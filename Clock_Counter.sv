==> flow/design.v <==
module clock_counter(
	input logic clk_i,		 
	input logic reset_n,	 
	output logic clk_o
		);
		logic [13:0] count;	 
		always_ff @ (posedge clk_i, negedge reset_n)			
			begin
				count <= count + 1;	 
				if(!reset_n)  
					begin
						clk_o <= 0;
						count <= 0;
					end
				else
					if(count >= 5000)  
						begin		
							clk_o <= ~clk_o;	 
							count <= 0;			 
						end
			end
endmodule
# From RTL to reports: clock_counter
# What the tools print for clock_counter, step after step.
# Line numbers count from 1 in the design file above.
# Operators carry their Yosys type and port widths (W data, S select, Z words).
# Library cell names are shortened.
# Not given: --
[setup] top_module="clock_counter" clock_port="clk_i" lib="sky130hd" corner="tt_025C_1v80"

# Word level
# Yosys after proc, flatten, opt, wreduce and memory -nomap, before mapping. Enables and synchronous resets that opt folds into registers are not counted as muxes. Memory bits, and registers merged into a memory's read port (data or address), are not among the register bits. Print and check cells are not counted. Equal cells are merged and count once.
[word_totals] regBits=15 output_inout_bits=1 word_cells=6 inputBits=2
[classes] n_addsub=1 cmp=1 logic=1 n_mux=1
[op_table] operator="$add A14 B1 Y14 const B" count=1
[op_table] operator="$ge A14 B13 Y1 const B" count=1
[op_table] operator="$mux W14" count=1
[op_table] operator="$not A1 Y1" count=1

# Longest topological paths
# Longest topological path by Yosys (ltp), each cell counted once; first at word level (registers and memories cut), then after technology mapping (sequential cells cut; the memories' decode and read muxes count).
[depth] word_depth=2 abc_area=0 ltp_mapped=5 mapped_depth_nobuf=4

# After synthesis
# The flow's flattened synthesis, as Yosys stat reports it; memories are mapped. The netlist is that of the ABC_AREA named above (0 if unset); the other value can give another one.
[by_type] cell="dfrtp_1" count=15 type_area_um2=375.36
[by_type] cell="xor2_1" count=10 type_area_um2=87.584
[by_type] cell="nor2_2" count=6 type_area_um2=37.536
[by_type] cell="nor2_1" count=8 type_area_um2=30.029
[by_type] cell="ha_1" count=2 type_area_um2=25.024
[by_type] cell="nand4_1" count=4 type_area_um2=25.024
[by_type] cell="nand3_1" count=4 type_area_um2=20.019
[by_type] cell="a211oi_2" count=1 type_area_um2=12.512
[by_type] cell="and4bb_1" count=1 type_area_um2=12.512
[by_type] cell="and4_4" count=1 type_area_um2=11.261
[by_type] cell="buf_6" count=1 type_area_um2=11.261
[by_type] cell="inv_1" count=3 type_area_um2=11.261
[by_type] cell="and4_1" count=1 type_area_um2=8.758
[by_type] cell="o21ai_2" count=1 type_area_um2=8.758
[by_type] cell="xnor2_1" count=1 type_area_um2=8.758
[by_type] cell="and3_2" count=1 type_area_um2=7.507
[by_type] cell="nand2_1" count=2 type_area_um2=7.507
[by_type] cell="o21a_1" count=1 type_area_um2=7.507
# Not listed: further types 6, cells in them 6.
[synth_totals] sequential_area_um2=375.4 ff_cells=15 stdcells=69 buf_cells=2 mapped_area_um2=740.7

# Worst setup path after synthesis
# Path of least setup slack by OpenSTA after synthesis, without wires, with an ideal clock, recovery checks aside; 20% of the period is set as input and as output delay. Where synthesis merged equal registers, the netlist keeps one of their names.
[synth_timing] path_type="register to register" from="register count[6]" to="register count[6]" delay_ps=1338 required_time_ps=2872 arrival_ps=1220 path_stages=6 period_ps=2990 slack_ps=1651 synth_period_reached_ps=1339
# "delay_ps" = arrival - input delay + setup time.
# "path_stages": output pins that drive a net of the path, with the launching flip-flop's if there is one; two outputs of one cell count as two.
# "synth_period_reached_ps" is the clock period less the worst setup slack; recovery checks do not enter. This is arithmetic on one report: input and output delays are still those of the set period (20% each).
# The rows between start and end are the longest chain of elaborated cells between them; the timing report does not say that the signal goes this way. Where chains are equally long, one stands for them.
# Each line given opens the expression or statement behind the cell; cells for indexed reads and writes are added by Yosys, which also makes memories of some case tables.
# At most two assigning lines are given for a register; there are more.
[synth_via] path_cell_list="dfrtp_1 -> and4bb_1 -> nand4_1 -> o21ai_2 -> buf_6 -> nor2_1" elab_chain_len=2 cells_between=3 cone_lines=2 classes_between="add/sub: 1; compare: 1; mux: 1"
[synth_rtl] element="start: declaration" line_no=6 text="logic [13:0] count;"
[synth_rtl] element="start: assignment" line_no=9 text="count <= count + 1;"
[synth_rtl] element="start: assignment" line_no=13 text="count <= 0;"
[synth_rtl] element="$add A14 B1 Y14" line_no=9
[synth_rtl] element="$mux W14" line_no=16 text="if(count >= 5000)"
[synth_rtl] element="end: assignment" line_no=9
[synth_rtl] element="end: assignment" line_no=13
[synth_rtl] element="end: declaration" line_no=6

# Path in the finished layout
# From the final timing report of flow run 1: the path of least setup slack in the routed layout; clock arrival at registers is part of the times.
# The report prints the path's times to 10 ps; the period is as set.
[layout_timing] path_type="register to output" from="register clk_o" to="output clk_o" slack_ps=820 arrival_ps=1200 path_stages=2 period_ps=2530 required_time_ps=2020
[layout_via] path_cell_list="dfrtp_1 -> clkdlybuf4s50_1" elab_chain_len=0 cells_between=0 cone_lines=0
[layout_rtl] element="start: declaration" line_no=4 text="output logic clk_o"
[layout_rtl] element="start: assignment" line_no=12 text="clk_o <= 0;"
[layout_rtl] element="start: assignment" line_no=18 text="clk_o <= ~clk_o;"
[layout_rtl] element="end: declaration" line_no=4

2 stored runs of clock_counter in the flow (synthesis by Yosys, layout by OpenROAD, sky130hd cells), in arbitrary order. Constraints: input delay and output delay 20% of the set period each, output load 0.01 pF.
"achieved_period_ps" = clock period - worst setup slack. The figure is calculated, with input and output delays left at 20% of the set period.
"worst_path_time_ps" is the time allowed to the run's worst setup path (the clock period less input and output delay, where it has them) less its slack. Clock arrival times count: a late capture clock shortens it, a late launch clock lengthens it.
By "totalPower_w" is meant OpenSTA's value without simulated activity: inputs other than the clock are taken to toggle once in ten clock periods, and the tool carries that through the logic.
"worst_path_time_ps" is known to 10 ps.

[flow] flow run 1: files
==> flow/run.sh <==
#!/bin/bash
# the make line also repeats the synthesis and layout settings of config.mk as NAME=value (left out here)
make -C /OpenROAD-flow-scripts/flow DESIGN_CONFIG=/design/flow/config.mk WORK_HOME=/design/flow/orfs CLKGATE_MAP_FILE= finish
==> flow/config.mk <==
export PLATFORM = sky130hd
export DESIGN_NAME = clock_counter
export DESIGN_NICKNAME = clock_counter
export VERILOG_FILES = /design/flow/design.v
export SDC_FILE = /design/flow/constraint.sdc
export NUM_CORES = 4
export LEC_CHECK = 0
export CAP_MARGIN = 20
export CELL_PAD_IN_SITES_DETAIL_PLACEMENT = 1
export CELL_PAD_IN_SITES_GLOBAL_PLACEMENT = 2
export CORE_ASPECT_RATIO = 1.32
export CORE_MARGIN = 2
export CORE_UTILIZATION = 27
export CTS_CLUSTER_DIAMETER = 70
export CTS_CLUSTER_SIZE = 24
export MAX_ROUTING_LAYER = met4
export MIN_ROUTING_LAYER = met2
export PLACE_DENSITY_LB_ADDON = 0.09
export SETUP_SLACK_MARGIN = 0.09
export SLEW_MARGIN = 20
==> flow/constraint.sdc <==
create_clock -name core_clock -period 2.53 [get_ports {clk_i}]
set_input_delay 0.5060 -clock core_clock [delete_from_list [all_inputs] [get_ports {clk_i}]]
set_output_delay 0.5060 -clock core_clock [all_outputs]
set_load 0.01 [all_outputs]

[flow] flow run 1: metrics
[metrics] tns_setup_ps = 0
[metrics] timing.setup.ws_ps = 823
[metrics] cell_area_final_um2 = 820.8
[metrics] total_die_area_um2 = 3182.4
[metrics] achieved_period_ps = 1707
[metrics] ys_area_um2 = 740.7
[metrics] final_util_frac = 0.319
[metrics] worst_path_time_ps = 1200
[metrics] timing.worst_path_kind = register to output
[metrics] totalPower_w = 0.0004535

[flow] flow run 2: files
==> flow/run.sh <==
#!/bin/bash
# the make line also repeats the synthesis and layout settings of config.mk as NAME=value (left out here)
make -C /OpenROAD-flow-scripts/flow DESIGN_CONFIG=/design/flow/config.mk WORK_HOME=/design/flow/orfs CLKGATE_MAP_FILE= finish
==> flow/config.mk <==
export PLATFORM = sky130hd
export DESIGN_NAME = clock_counter
export DESIGN_NICKNAME = clock_counter
export VERILOG_FILES = /design/flow/design.v
export SDC_FILE = /design/flow/constraint.sdc
export NUM_CORES = 4
export LEC_CHECK = 0
export CAP_MARGIN = 15
export CELL_PAD_IN_SITES_DETAIL_PLACEMENT = 2
export CORE_MARGIN = 2
export CORE_UTILIZATION = 26
export CTS_CLUSTER_DIAMETER = 108
export CTS_CLUSTER_SIZE = 56
export GPL_TIMING_DRIVEN = 1
export HOLD_SLACK_MARGIN = 0.13
export MAX_ROUTING_LAYER = met5
export MIN_ROUTING_LAYER = met1
export PLACE_DENSITY_LB_ADDON = 0.03
export SETUP_SLACK_MARGIN = 0.16
export SLEW_MARGIN = 5
export TNS_END_PERCENT = 50
==> flow/constraint.sdc <==
create_clock -name core_clock -period 1.66 [get_ports {clk_i}]
set_input_delay 0.3320 -clock core_clock [delete_from_list [all_inputs] [get_ports {clk_i}]]
set_output_delay 0.3320 -clock core_clock [all_outputs]
set_load 0.01 [all_outputs]

[flow] flow run 2: metrics
[metrics] ys_area_um2 = 740.7
[metrics] cell_area_final_um2 = 835.8
[metrics] timing.setup.ws_ps = 294
[metrics] final_util_frac = 0.306
[metrics] tns_setup_ps = 0
[metrics] total_die_area_um2 = 3291.9
[metrics] achieved_period_ps = 1366
[metrics] worst_path_time_ps = 1370
[metrics] timing.worst_path_kind = register to register
[metrics] totalPower_w = 0.000691
